==> flow/design.v <==
module alternate(input clk, output [3:0] leds);
	reg [24:0] count;
  assign leds = {~count[24],count[24],~count[24],count[24]};
	always @(posedge clk) 
		count <= count + 1;
endmodule
module chip (
    input  clk,
    output [18:0] ADR,
    output [15:0] DAT,
    output RAMOE,
    output RAMWE,
    output RAMCS,
    output [55:0] PMOD
  );
  wire	rst = 1'b0;		 
  assign ADR[18:0] = {19{1'b0}};
  assign DAT[15:0] = {16{1'b0}};
  assign RAMOE = 1'b1;
  assign RAMWE = 1'b1;
  assign RAMCS = 1'b1;
  assign PMOD[51:0] = {52{1'bz}};
  alternate my_alternate (
    .clk   (clk),
    .leds (PMOD[55:52])
  );
endmodule
## From RTL to reports: chip

What the tools print for chip, step after step.
Lines are those of the file above, counted from 1.
Operators carry their Yosys type and port widths (W data, S select, Z words).
Cell names lack the library's common part.
The mark -- stands for no value.

| set-up | value |
|---|---|
| design top | chip |
| clock port | clk |
| standard-cell library | sky130hd |
| timing corner | tt_025C_1v80 |

## Word level

Source: Yosys, flattened and elaborated, memories not mapped. Widths are those after wreduce; folded enables and synchronous resets count as part of the registers. Registers that Yosys merges into a memory's read port (data or address) are not register bits. Print and check cells do not count. Equal cells are merged and count once.

| bit counts | value |
|---|---|
| register bits after elaboration | 25 |
| input port bits | 1 |
| output and inout port bits | 94 |
| word-level cells | 3 |

| operators by class | value |
|---|---|
| add/subtract/negate cells | 1 |
| bitwise gates (word level) | 1 |

Operators by type and width:

| operator | number |
|---|---|
| $add A25 B1 Y25 const B | 1 |
| $not A1 Y1 | 1 |

## Logic depth

Depth = most cells in a row (Yosys ltp): at word level without a register or memory, in the mapped netlist without a sequential cell, where the memories' decode and read muxes count.

| depth | value |
|---|---|
| depth after elaboration | 1 |
| ABC_AREA | 0 |
| mapped depth | 5 |
| depth with buffers taken out | 5 |

## After synthesis

Yosys stat after the flow's synthesis: flattened, memories mapped to cells. It holds for the ABC_AREA given above (unset counts as 0); a run with the other value may have another netlist.
The area totals of this step are shown rounded.

Cell types:

| cell type | number | total area (um^2) |
|---|---|---|
| buf_4 | 93 | 698.17 |
| dfxtp_1 | 25 | 500.48 |
| xnor2_1 | 15 | 131.376 |
| xor2_1 | 8 | 70.067 |
| nand3_1 | 9 | 45.043 |
| nand4_4 | 2 | 42.541 |
| nor4_4 | 2 | 42.541 |
| and3_1 | 5 | 31.28 |
| nand4_1 | 4 | 25.024 |
| and4_1 | 2 | 17.517 |
| nand3_4 | 1 | 17.517 |
| nand2_1 | 4 | 15.014 |
| nor2_1 | 4 | 15.014 |
| ha_1 | 1 | 12.512 |
| inv_1 | 3 | 11.261 |
| and3_2 | 1 | 7.507 |
| conb_1 | 2 | 7.507 |

| synthesis totals | value |
|---|---|
| mapped cells | 181 |
| synthesis area | 0.00169 mm^2 |
| sequential part of the area | 0.0005005 mm^2 |
| flip-flop cells | 25 |
| buffers | 93 |

The figures by module come from a second, unflattened synthesis with its own total; it is not the netlist above.

| second synthesis, totals | value |
|---|---|
| cell total of the unflattened synthesis | 181 |
| area total of the unflattened synthesis | 0.00169 mm^2 |

Each row is one instance without its submodules.

By module:

| module | instances | cells | area (mm^2) | sequential area (mm^2) |
|---|---|---|---|---|
| alternate | 1 | 89 | 0.001007 | 0.0005005 |
| chip | 1 | 92 | 0.0006832 | 0 |

## Path before layout

Source: OpenSTA report_checks on the synthesized netlist (no wires, ideal clock, input and output delay 20% of the period each), path of least setup slack; recovery checks are left aside. Register names are those of the netlist, which keeps one name where synthesis merged equal registers.

| path post-synthesis | value |
|---|---|
| kind | register to register |
| start | register my_alternate.count[0] |
| end | register my_alternate.count[24] |
| period | 1.44 ns |
| setup time | 0.119 ns |
| time at the first pin | 0.000 ns |
| data arrival time | 1.267 ns |
| data required time | 1.321 ns |
| path slack | 0.054 ns |
| delay of the path | 1.386 ns |
| stages | 6 |
| path buffers | 0 |
| period reached after synthesis | 1.386 ns |

"delay of the path" is the arrival time less input delay plus setup time.
"stages" counts driving pins, that of a launching flip-flop among them; a cell with two outputs on the path counts twice.
"period reached after synthesis" is the clock period less the worst setup slack; recovery checks do not enter. This is arithmetic on one report: input and output delays are still those of the set period (20% each).
Between the ends stands the longest chain of elaborated cells between them, by number of cells; it is not shown to be the way that was timed. Of several equally long chains one is given.
A line is the first line of the expression or statement that the cell stems from. Yosys adds cells for indexed reads and writes and turns some case tables into memories.

| between the ends, post-synthesis | value |
|---|---|
| cell sequence | dfxtp_1 ha_1 nand3_1 nor4_4 nand4_1 xnor2_1 |
| length of the longest elaborated chain | 1 |
| elaborated cells between the ends (all ways) | 1 |
| source lines of those cells | 1 |
| classes of those cells | add/sub: 1 |

RTL lines, path post-synthesis:

| what | line | source |
|---|---|---|
| from (decl) | 2 | `reg [24:0] count;` |
| from (assign) | 5 | `count <= count + 1;` |
| $add A25 B1 Y25 | 5 |  |
| to (assign) | 5 |  |
| to (decl) | 2 |  |

## Path in the finished layout

From the final timing report of run A: the path of least setup slack in the routed layout; clock arrival at registers is part of the times.

| path post-layout | value |
|---|---|
| kind | register to register |
| start | register my_alternate.count[14] |
| end | register my_alternate.count[21] |
| period | 1.07 ns |
| setup time | 0.11 ns |
| time at the first pin | 0.27 ns |
| data arrival time | 1.59 ns |
| data required time | 1.23 ns |
| path slack | -0.36 ns |
| stages | 5 |
| path buffers | 0 |

Between the ends stands the longest chain of elaborated cells between them, by number of cells; it is not shown to be the way that was timed. Of several equally long chains one is given.

| between the ends, post-layout | value |
|---|---|
| cell sequence | dfxtp_2 nand4_4 nor4_4 nand4_1 xnor2_1 |
| length of the longest elaborated chain | 1 |
| elaborated cells between the ends (all ways) | 1 |
| source lines of those cells | 1 |
| classes of those cells | add/sub: 1 |

RTL lines, path post-layout:

| what | line | source |
|---|---|---|
| from (decl) | 2 | `reg [24:0] count;` |
| from (assign) | 5 | `count <= count + 1;` |
| $add A25 B1 Y25 | 5 |  |
| to (assign) | 5 |  |
| to (decl) | 2 |  |

==> runs of chip <==
Stored flow runs of chip (2 of them; Yosys, OpenROAD, sky130hd). They differ in their settings and are not a sequence. Constraints: input delay and output delay 20% of the set period each, output load 0.01 pF.
"reached clock period" is the run's clock period less its worst setup slack. It is reckoned from that one timing run; input and output delays stay at 20% of the period that was set.
"allowed time less slack (worst setup path)" is the time allowed to the run's worst setup path (the clock period less input and output delay, where it has them) less its slack. Clock arrival times count: a late capture clock shortens it, a late launch clock lengthens it.
By "power" is meant OpenSTA's value without simulated activity: inputs other than the clock are taken to toggle once in ten clock periods, and the tool carries that through the logic.
Results are given in rounded form.
Among the settings, . means not set for that run.
Results: . = not shown.

| run name | period_ns | CORE_UTILIZATION | SETUP_SLACK_MARGIN | PLACE_DENSITY_LB_ADDON | CORE_ASPECT_RATIO | CORE_MARGIN | CELL_PAD_IN_SITES_DETAIL_PLACEMENT | TNS_END_PERCENT | ABC_AREA | GPL_ROUTABILITY_DRIVEN | CAP_MARGIN | SLEW_MARGIN | MIN_ROUTING_LAYER | CTS_CLUSTER_SIZE | CTS_CLUSTER_DIAMETER | MAX_ROUTING_LAYER | worst hold slack after layout (ns) | reached clock period (ns) | worst slack on setup checks (ns) | area inside the die boundary (mm^2) | post-route setup TNS (ns) | standard-cell area after routing (mm^2) | allowed time less slack (worst setup path) (ns) | critical path kind | synthesized cell area (mm^2) | power (mW) |
|---|---|---|---|---|---|---|---|---|---|---|---|---|---|---|---|---|---|---|---|---|---|---|---|---|---|---|
| run A | 1.07 | 72 | 0.18 | 0.18 | 0.61 | 2 | 0 | 65 | 0 | 0 | 20 | 30 | met2 | . | . | . | 0.469 | 1.432 | -0.362 | 0.002763 | -5.296 | 0.001837 | 1.43 | register to register | 0.00169 | 1.646 |
| run B | 1.17 | 49 | -0.1 | 0.29 | . | 2 | 2 | . | . | 1 | 25 | 25 | . | 25 | 259 | met4 | . | . | . | . | . | . | . | . | . | . |

Run B: stopped before the end: clock tree synthesis reported DPL-0033
